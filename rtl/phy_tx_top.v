==> flow/design.v <==
`timescale 1ns / 1ps
module encoder_8b10b (
    input  wire        clk,
    input  wire        rst_n,
    input  wire        in_valid,
    input  wire [7:0]  din,
    input  wire        in_k,
    output reg  [9:0]  dout,
    output reg         dout_valid,
    output reg         rd_out
);
    wire [4:0] five  = din[7:3];
    wire [2:0] three = din[2:0];
    reg [5:0] code6_pos, code6_neg;
    reg [3:0] code4_pos, code4_neg;
    reg       disp6_pos, disp6_neg;
    reg       disp4_pos, disp4_neg;
    reg current_rd;
    reg [9:0] chosen_code;
    integer net_disp;
    task table_5b6b(
        input  [4:0] d5,
        output [5:0] cpos, output [5:0] cneg,
        output       dpos, output       dneg
    );
        begin
            cpos = 6'b000000; cneg = 6'b000000; dpos = 0; dneg = 0;
            case (d5)
                5'b00000: begin cpos=6'b100111; cneg=6'b011000; dpos=1; dneg=0; end
                5'b00001: begin cpos=6'b011101; cneg=6'b100010; dpos=1; dneg=0; end
                5'b00010: begin cpos=6'b101101; cneg=6'b010010; dpos=1; dneg=0; end
                5'b00011: begin cpos=6'b011001; cneg=6'b100110; dpos=0; dneg=1; end
                5'b00100: begin cpos=6'b110101; cneg=6'b001010; dpos=1; dneg=0; end
                5'b00101: begin cpos=6'b101001; cneg=6'b010110; dpos=0; dneg=1; end
                5'b00110: begin cpos=6'b011101; cneg=6'b100010; dpos=1; dneg=0; end
                5'b00111: begin cpos=6'b010011; cneg=6'b101100; dpos=0; dneg=1; end
                5'b01000: begin cpos=6'b110011; cneg=6'b001100; dpos=0; dneg=1; end
                5'b01001: begin cpos=6'b100101; cneg=6'b011010; dpos=1; dneg=0; end
                5'b01010: begin cpos=6'b010101; cneg=6'b101010; dpos=0; dneg=1; end
                5'b01011: begin cpos=6'b110001; cneg=6'b001110; dpos=0; dneg=1; end
                5'b01100: begin cpos=6'b101011; cneg=6'b010100; dpos=1; dneg=0; end
                5'b01101: begin cpos=6'b011011; cneg=6'b100100; dpos=0; dneg=1; end
                5'b01110: begin cpos=6'b111001; cneg=6'b000110; dpos=0; dneg=1; end
                5'b01111: begin cpos=6'b110100; cneg=6'b001011; dpos=0; dneg=1; end
                5'b10000: begin cpos=6'b101111; cneg=6'b010000; dpos=1; dneg=0; end
                5'b10001: begin cpos=6'b100011; cneg=6'b011100; dpos=0; dneg=1; end
                5'b10010: begin cpos=6'b010011; cneg=6'b101100; dpos=0; dneg=1; end
                5'b10011: begin cpos=6'b110111; cneg=6'b001000; dpos=1; dneg=0; end
                5'b10100: begin cpos=6'b110101; cneg=6'b001010; dpos=1; dneg=0; end
                5'b10101: begin cpos=6'b101001; cneg=6'b010110; dpos=0; dneg=1; end
                5'b10110: begin cpos=6'b011101; cneg=6'b100010; dpos=1; dneg=0; end
                5'b10111: begin cpos=6'b010111; cneg=6'b101000; dpos=0; dneg=1; end
                5'b11000: begin cpos=6'b111011; cneg=6'b000100; dpos=1; dneg=0; end
                5'b11001: begin cpos=6'b100111; cneg=6'b011000; dpos=1; dneg=0; end
                5'b11010: begin cpos=6'b010111; cneg=6'b101000; dpos=0; dneg=1; end
                5'b11011: begin cpos=6'b110011; cneg=6'b001100; dpos=0; dneg=1; end
                5'b11100: begin cpos=6'b101011; cneg=6'b010100; dpos=1; dneg=0; end
                5'b11101: begin cpos=6'b011011; cneg=6'b100100; dpos=0; dneg=1; end
                5'b11110: begin cpos=6'b111001; cneg=6'b000110; dpos=0; dneg=1; end
                5'b11111: begin cpos=6'b011111; cneg=6'b100000; dpos=0; dneg=1; end
            endcase
        end
    endtask
    task table_3b4b(
        input  [2:0] d3,
        output [3:0] cpos, output [3:0] cneg,
        output       dpos, output       dneg
    );
        begin
            cpos = 4'b0000; cneg = 4'b0000; dpos = 0; dneg = 0;
            case (d3)
                3'b000: begin cpos=4'b1011; cneg=4'b0100; dpos=1; dneg=0; end
                3'b001: begin cpos=4'b1001; cneg=4'b0110; dpos=1; dneg=0; end
                3'b010: begin cpos=4'b0101; cneg=4'b1010; dpos=0; dneg=1; end
                3'b011: begin cpos=4'b1100; cneg=4'b0011; dpos=0; dneg=1; end
                3'b100: begin cpos=4'b1101; cneg=4'b0010; dpos=1; dneg=0; end
                3'b101: begin cpos=4'b1010; cneg=4'b0101; dpos=0; dneg=1; end
                3'b110: begin cpos=4'b0110; cneg=4'b1001; dpos=0; dneg=1; end
                3'b111: begin cpos=4'b1110; cneg=4'b0001; dpos=1; dneg=0; end
            endcase
        end
    endtask
    function integer disp10_val;
        input [9:0] c10;
        integer ones, i;
        begin
            ones = 0;
            for (i = 0; i < 10; i = i + 1)
                ones = ones + c10[i];
            disp10_val = ones - (10 - ones);
        end
    endfunction
    localparam [9:0] K28_5_RD_NEG = 10'b0011111010;
    localparam [9:0] K28_5_RD_POS = 10'b1100000101;
    always @(*) begin
        table_5b6b(five, code6_pos, code6_neg, disp6_pos, disp6_neg);
        table_3b4b(three, code4_pos, code4_neg, disp4_pos, disp4_neg);
        if (!in_k) begin
            if (current_rd == 1'b0)
                chosen_code = {code6_pos, code4_pos};
            else
                chosen_code = {code6_neg, code4_neg};
        end else begin
            if (din == 8'hBC)
                chosen_code = (current_rd == 1'b0) ? K28_5_RD_POS : K28_5_RD_NEG;
            else
                chosen_code = {code6_pos, code4_pos};
        end
    end
    always @(posedge clk or negedge rst_n) begin
        if (!rst_n) begin
            dout       <= 0;
            dout_valid <= 0;
            current_rd <= 0;
            rd_out     <= 0;
        end else begin
            if (in_valid) begin
                dout       <= chosen_code;
                dout_valid <= 1;
                net_disp = disp10_val(chosen_code);
                if (net_disp > 0)      current_rd <= 1'b1;
                else if (net_disp < 0) current_rd <= 1'b0;
                rd_out <= current_rd;
            end else begin
                dout_valid <= 0;
            end
        end
    end
endmodule
`timescale 1ns / 1ps
module phy_tx_top (
    input  wire        clk,
    input  wire        rst_n,
    input  wire [7:0]  data_in,
    input  wire        data_valid,
    input  wire        is_control,
    input  wire        com,
    output wire [7:0]  scrambled_byte,
    output wire        scrambled_valid,
    output wire [9:0]  encoded_symbol,
    output wire        encoded_valid,
    output wire        rd_out
);
    wire [7:0] scr_out;
    scrambler_byte u_scrambler (
        .clk(clk),
        .rst_n(rst_n),
        .data_in(data_in),
        .data_valid(data_valid),
        .is_control(is_control),
        .com(com),
        .data_out(scr_out)
    );
    assign scrambled_byte  = scr_out;
    assign scrambled_valid = data_valid;
    encoder_8b10b u_encoder (
        .clk(clk),
        .rst_n(rst_n),
        .in_valid(scrambled_valid),
        .din(scrambled_byte),
        .in_k(is_control),
        .dout(encoded_symbol),
        .dout_valid(encoded_valid),
        .rd_out(rd_out)
    );
endmodule
`timescale 1ns / 1ps
module scrambler_byte (
    input  wire        clk,
    input  wire        rst_n,
    input  wire [7:0]  data_in,
    input  wire        data_valid,
    input  wire        is_control,
    input  wire        com,
    output reg  [7:0]  data_out
);
    reg [15:0] lfsr;
    reg [15:0] next_lfsr;
    reg [7:0]  scrambled;
    integer i;
    always @(*) begin
        next_lfsr = lfsr;
        scrambled = data_in;
        if (data_valid && com && !is_control) begin
            for (i = 0; i < 8; i = i + 1) begin
                scrambled[i] = data_in[i] ^ next_lfsr[15];
                next_lfsr = {
                    next_lfsr[14:0],
                    next_lfsr[15] ^ next_lfsr[4] ^ next_lfsr[3] ^ next_lfsr[2]
                };
            end
        end
    end
    always @(posedge clk or negedge rst_n) begin
        if (!rst_n) begin
            lfsr     <= 16'hFFFF;
            data_out <= 8'h00;
        end else if (data_valid) begin
            data_out <= scrambled;
            if (com && !is_control)
                lfsr <= next_lfsr;
        end
    end
endmodule
Reports on phy_tx_top
The steps from the RTL of phy_tx_top to its reports follow in flow order.
Line numbers count from 1 in the design file above.
Cell names lack the library's common part.
{ "design": {"top": "phy_tx_top", "clock_port": "clk", "lib": "sky130hd", "pvt_corner": "tt_025C_1v80"} }

After elaboration
Yosys after proc, flatten, opt, wreduce and memory -nomap, before mapping. Memory bits, and registers merged into a memory's read port (data or address), are not among the register bits. Print and check cells are not counted. Equal cells are merged and count once.
Memory sizes are those after Yosys's memory passes, which may raise the word count (mostly to a power of two), join words into wider ones and drop unused or constant bits.
{ "word_totals": {"regBits": 37, "mem_bits_ro": 528, "mem_count": 2, "in_bits": 13, "output_inout_bits": 21, "elab_cells": 76} }
{ "op_classes": {"addsub": 11, "compare": 2, "eq_ne": 1, "muxes": 15, "n_logic": 32, "reduce_and_logical": 7} }
{ "memory_table": {"columns": ["name", "size", "width", "rd", "write_ports", "line", "text"], "rows": [
  ["(no name shown)", 32, 14, 1, 0, 28, "case (d5)"],
  ["(no name shown)", 8, 10, 1, 0, 71, "case (d3)"]
]} }
{ "ops": {"columns": ["operator", "n"], "rows": [
  ["adder 32 x 1 -> 32 bit", 8],
  ["two-way mux 10 bit", 4],
  ["bitwise XOR 1 bit", 32],
  ["greater-than comparator 32 x 1 -> 1 bit (second input constant)", 1],
  ["< comparator 32 x 1 -> 1 bit (second input constant)", 1],
  ["subtractor 32 bit", 1],
  ["subtractor 5 x 32 -> 32 bit (first input constant)", 1],
  ["two-way mux 1 bit", 11],
  ["== test 8 bit (second input constant)", 1],
  ["logical AND 1 bit", 3],
  ["AND reduction 3 bit", 1],
  ["adder 1 x 1 -> 2 bit", 1],
  ["AND reduction 2 bit", 1],
  ["nonzero test 2 bit", 1],
  ["logical NOT 1 bit", 1]
]} }

Longest topological paths
Longest topological path by Yosys (ltp), each cell counted once; first at word level (registers and memories cut), then after technology mapping (sequential cells cut; the memories' decode and read muxes count).
{ "depth": {"ltp_word": 17, "abc_area": 0, "mapped_depth": 20, "ltp_nobuf": 19} }

After synthesis
Yosys stat after the flow's synthesis: flattened, memories mapped to cells. It holds for the ABC_AREA given above (unset counts as 0); a run with the other value may have another netlist.
{ "types": {"columns": ["cell_type", "n", "type_area_um2"], "rows": [
  ["dfrtp_1", 21, 525.504],
  ["dfstp_2", 16, 420.403],
  ["ha_1", 14, 175.168],
  ["xnor2_1", 17, 148.893],
  ["xor2_1", 14, 122.618],
  ["fa_1", 6, 120.115],
  ["mux2_2", 10, 112.608],
  ["nor2_1", 29, 108.854],
  ["nand2_1", 28, 105.101],
  ["a21oi_1", 19, 95.091],
  ["o21ai_0", 14, 70.067],
  ["inv_1", 18, 67.565],
  ["xnor2_2", 4, 65.062],
  ["mux2i_1", 4, 40.038],
  ["nand2b_1", 6, 37.536],
  ["buf_6", 3, 33.782],
  ["mux2_1", 3, 33.782],
  ["clkbuf_1", 7, 26.275]
]} }
Other cell types: 38; their cells: 60.
{ "synth_totals": {"stdcells": 293, "area_um2": 2781.4, "seqArea_um2": 945.9, "ff_cells": 37, "n_buf": 16} }
By module: a second synthesis without flattening, with its own total; a netlist apart from the flattened one above.
{ "unflattened": {"cells_unflattened": 301, "hier_area_um2": 2980.4} }
Each row is one instance without its submodules.
{ "by_module": {"columns": ["module", "instances", "cells", "area_um2", "mod_seq_area_um2"], "rows": [
  ["encoder_8b10b", 1, 190, 1716.6, 325.3],
  ["scrambler_byte", 1, 110, 1256.2, 620.6],
  ["phy_tx_top", 1, 1, 7.5, 0.0]
]} }

Timing after synthesis
OpenSTA on the mapped netlist: ideal clock, no wires. The path of least setup slack (recovery checks aside). Input and output delay are each 20% of the period. Register names are those of the netlist, which keeps one name where synthesis merged equal registers.
{ "synth_timing": {"path_kind": "input -> register", "startpoint": "input port is_control", "endpoint": "register u_encoder.current_rd", "clock_period_ns": 5.67, "input_delay_ns": 1.134, "setup_time_ns": 0.133, "t_first_pin_ns": 1.134, "t_arrival_ns": 5.167, "required_ns": 5.537, "path_slack_ns": 0.370, "delay_ns": 4.166, "path_stages": 18, "path_buffers": 0, "synth_period_reached_ns": 5.3} }
"delay_ns" = arrival - input delay + setup time.
"path_stages": output pins that drive a net of the path, with the launching flip-flop's if there is one; two outputs of one cell count as two.
"synth_period_reached_ns" = period - worst setup slack (recovery checks aside). The figure is calculated, with input and output delays left at 20% of the set period.
The rows between start and end are the longest chain of elaborated cells between them; the timing report does not say that the signal goes this way. Where chains are equally long, one stands for them.
A line is the first line of the expression or statement that the cell stems from. Yosys adds cells for indexed reads and writes and turns some case tables into memories.
At most two assigning lines are given for a register; there are more.
{ "synth_via": {"path_cell_list": "inv_1 -> a31o_1 -> and2_1 -> o21ai_1 -> ha_1 -> inv_1 -> fa_1 -> fa_1 -> fa_1 -> inv_1 -> fa_1 -> inv_1 -> fa_1 -> a21o_1 -> ha_1 -> nand3_1 -> a2111oi_0 -> nor2_1", "elab_chain_len": 15, "cells_between": 18, "lines_between": 5, "cone_classes": "add/sub: 11; compare: 2; mux: 3; reduce/logical: 2"} }
{ "synth_rtl": {"columns": ["item", "line", "text"], "rows": [
  ["from (decl)", 136, "input  wire        is_control,"],
  ["two-way mux 10 bit", 98, "if (!in_k) begin"],
  ["adder 1 x 1 -> 2 bit", 89, "ones = ones + c10[i];"],
  ["adder 32 x 1 -> 32 bit (8 in a row)", 89, null],
  ["subtractor 5 x 32 -> 32 bit", 90, "disp10_val = ones - (10 - ones);"],
  ["subtractor 32 bit", 90, null],
  ["< comparator 32 x 1 -> 1 bit", 122, "else if (net_disp < 0) current_rd <= 1'b0;"],
  ["two-way mux 1 bit", 122, null],
  ["two-way mux 1 bit", 121, "if (net_disp > 0)      current_rd <= 1'b1;"],
  ["to (assign)", 121, null],
  ["to (assign)", 122, null],
  ["to (decl)", 18, "reg current_rd;"]
]} }
Nets of the timed path that keep an RTL name, with a line that drives or declares them; the list need not be complete.
{ "synth_nets": {"columns": ["net", "line"], "rows": [
  ["u_encoder.chosen_code[0]", 98]
]} }

Worst path after layout
From the final timing report of run 1: the path of least setup slack in the routed layout; clock arrival at registers is part of the times.
{ "layout_timing": {"path_kind": "register -> register", "startpoint": "register u_scrambler.data_out[1]", "endpoint": "register u_encoder.current_rd", "clock_period_ns": 2.93, "setup_time_ns": 0.12, "t_first_pin_ns": 0.29, "t_arrival_ns": 4.82, "required_ns": 3.09, "path_slack_ns": -1.73, "path_stages": 19, "path_buffers": 1} }
The rows between start and end are the longest chain of elaborated cells between them; the timing report does not say that the signal goes this way. Where chains are equally long, one stands for them.
The chain passes a memory read, where the word-level depth is cut; so it can be longer than that depth.
At most two assigning lines are given for a register; there are more.
{ "layout_via": {"path_cell_list": "dfrtp_2 -> buf_4 -> maj3_1 -> nand2_2 -> o21ai_4 -> ha_1 -> inv_1 -> fa_1 -> fa_1 -> fa_1 -> inv_1 -> fa_2 -> inv_2 -> fa_1 -> a21o_1 -> ha_1 -> nand3_1 -> a2111oi_2 -> nor2_1", "elab_chain_len": 17, "cells_between": 22, "lines_between": 8, "cone_classes": "add/sub: 11; compare: 2; eq/ne: 1; mux: 5; reduce/logical: 2; memory: 1"} }
{ "layout_rtl": {"columns": ["item", "line", "text"], "rows": [
  ["from (decl)", 175, "output reg  [7:0]  data_out"],
  ["from (assign)", 197, "data_out <= 8'h00;"],
  ["from (assign)", 199, "data_out <= scrambled;"],
  ["memory (8 x 10 bit)", 71, "case (d3)"],
  ["two-way mux 10 bit", 99, "if (current_rd == 1'b0)"],
  ["two-way mux 10 bit", 98, "if (!in_k) begin"],
  ["adder 1 x 1 -> 2 bit", 89, "ones = ones + c10[i];"],
  ["adder 32 x 1 -> 32 bit (8 in a row)", 89, null],
  ["subtractor 5 x 32 -> 32 bit", 90, "disp10_val = ones - (10 - ones);"],
  ["subtractor 32 bit", 90, null],
  ["< comparator 32 x 1 -> 1 bit", 122, "else if (net_disp < 0) current_rd <= 1'b0;"],
  ["two-way mux 1 bit", 122, null],
  ["two-way mux 1 bit", 121, "if (net_disp > 0)      current_rd <= 1'b1;"],
  ["to (assign)", 121, null],
  ["to (assign)", 122, null],
  ["to (decl)", 18, "reg current_rd;"]
]} }
Nets of the timed path that keep an RTL name, with a line that drives or declares them; the list need not be complete.
{ "layout_nets": {"columns": ["net", "line"], "rows": [
  ["u_encoder.chosen_code[0]", 98]
]} }

Design phy_tx_top on sky130hd. What follows are 2 stored runs of the flow, each under its own settings; their order means nothing. The constraints put input and output delay at 20% of the set period each and load the outputs with 0.01 pF.
By "reached clock period" is meant the clock period of the run minus its worst setup slack. This is arithmetic on one report: input and output delays are still those of the set period (20% each).
"critical setup path time" means the part of the period allowed to the worst setup path (the constraints hold back 20% at inputs and 20% at outputs) less its slack; where the path has registers, the arrival times of their clocks count too.
By "power consumption" is meant OpenSTA's value without simulated activity: inputs other than the clock are taken to toggle once in ten clock periods, and the tool carries that through the logic.

==> run 1: settings <==
{ "period_ns": 2.93, "CORE_UTILIZATION": 17, "SETUP_SLACK_MARGIN": 0.71, "PLACE_DENSITY_LB_ADDON": 0.18, "GPL_TIMING_DRIVEN": 1, "CTS_CLUSTER_DIAMETER": 244, "CAP_MARGIN": 20, "CORE_MARGIN": 2, "SLEW_MARGIN": 20 }
==> run 1: results <==
Yosys chip area after synthesis: 2781.4 sq um
die footprint: 17400.2 sq um
standard-cell area after routing: 4050.1 sq um
post-route utilization: 25.4%
worst setup slack after layout: -1.726 ns
setup TNS: -1.726 ns
power consumption: 5497 µW
reached clock period: 4.656 ns
critical setup path time: 4.66 ns
class of the worst setup path: register -> register

==> run 2: settings <==
{ "period_ns": 4.74, "CORE_UTILIZATION": 58, "SETUP_SLACK_MARGIN": -0.43, "PLACE_DENSITY_LB_ADDON": 0.16, "CELL_PAD_IN_SITES_GLOBAL_PLACEMENT": 3, "TNS_END_PERCENT": 10, "ABC_AREA": 1, "GPL_TIMING_DRIVEN": 0, "GPL_ROUTABILITY_DRIVEN": 0, "CTS_CLUSTER_DIAMETER": 277, "CAP_MARGIN": 20, "CORE_MARGIN": 2, "SLEW_MARGIN": 20 }
==> run 2: results <==
no final report: placement broke off with FLW-0024
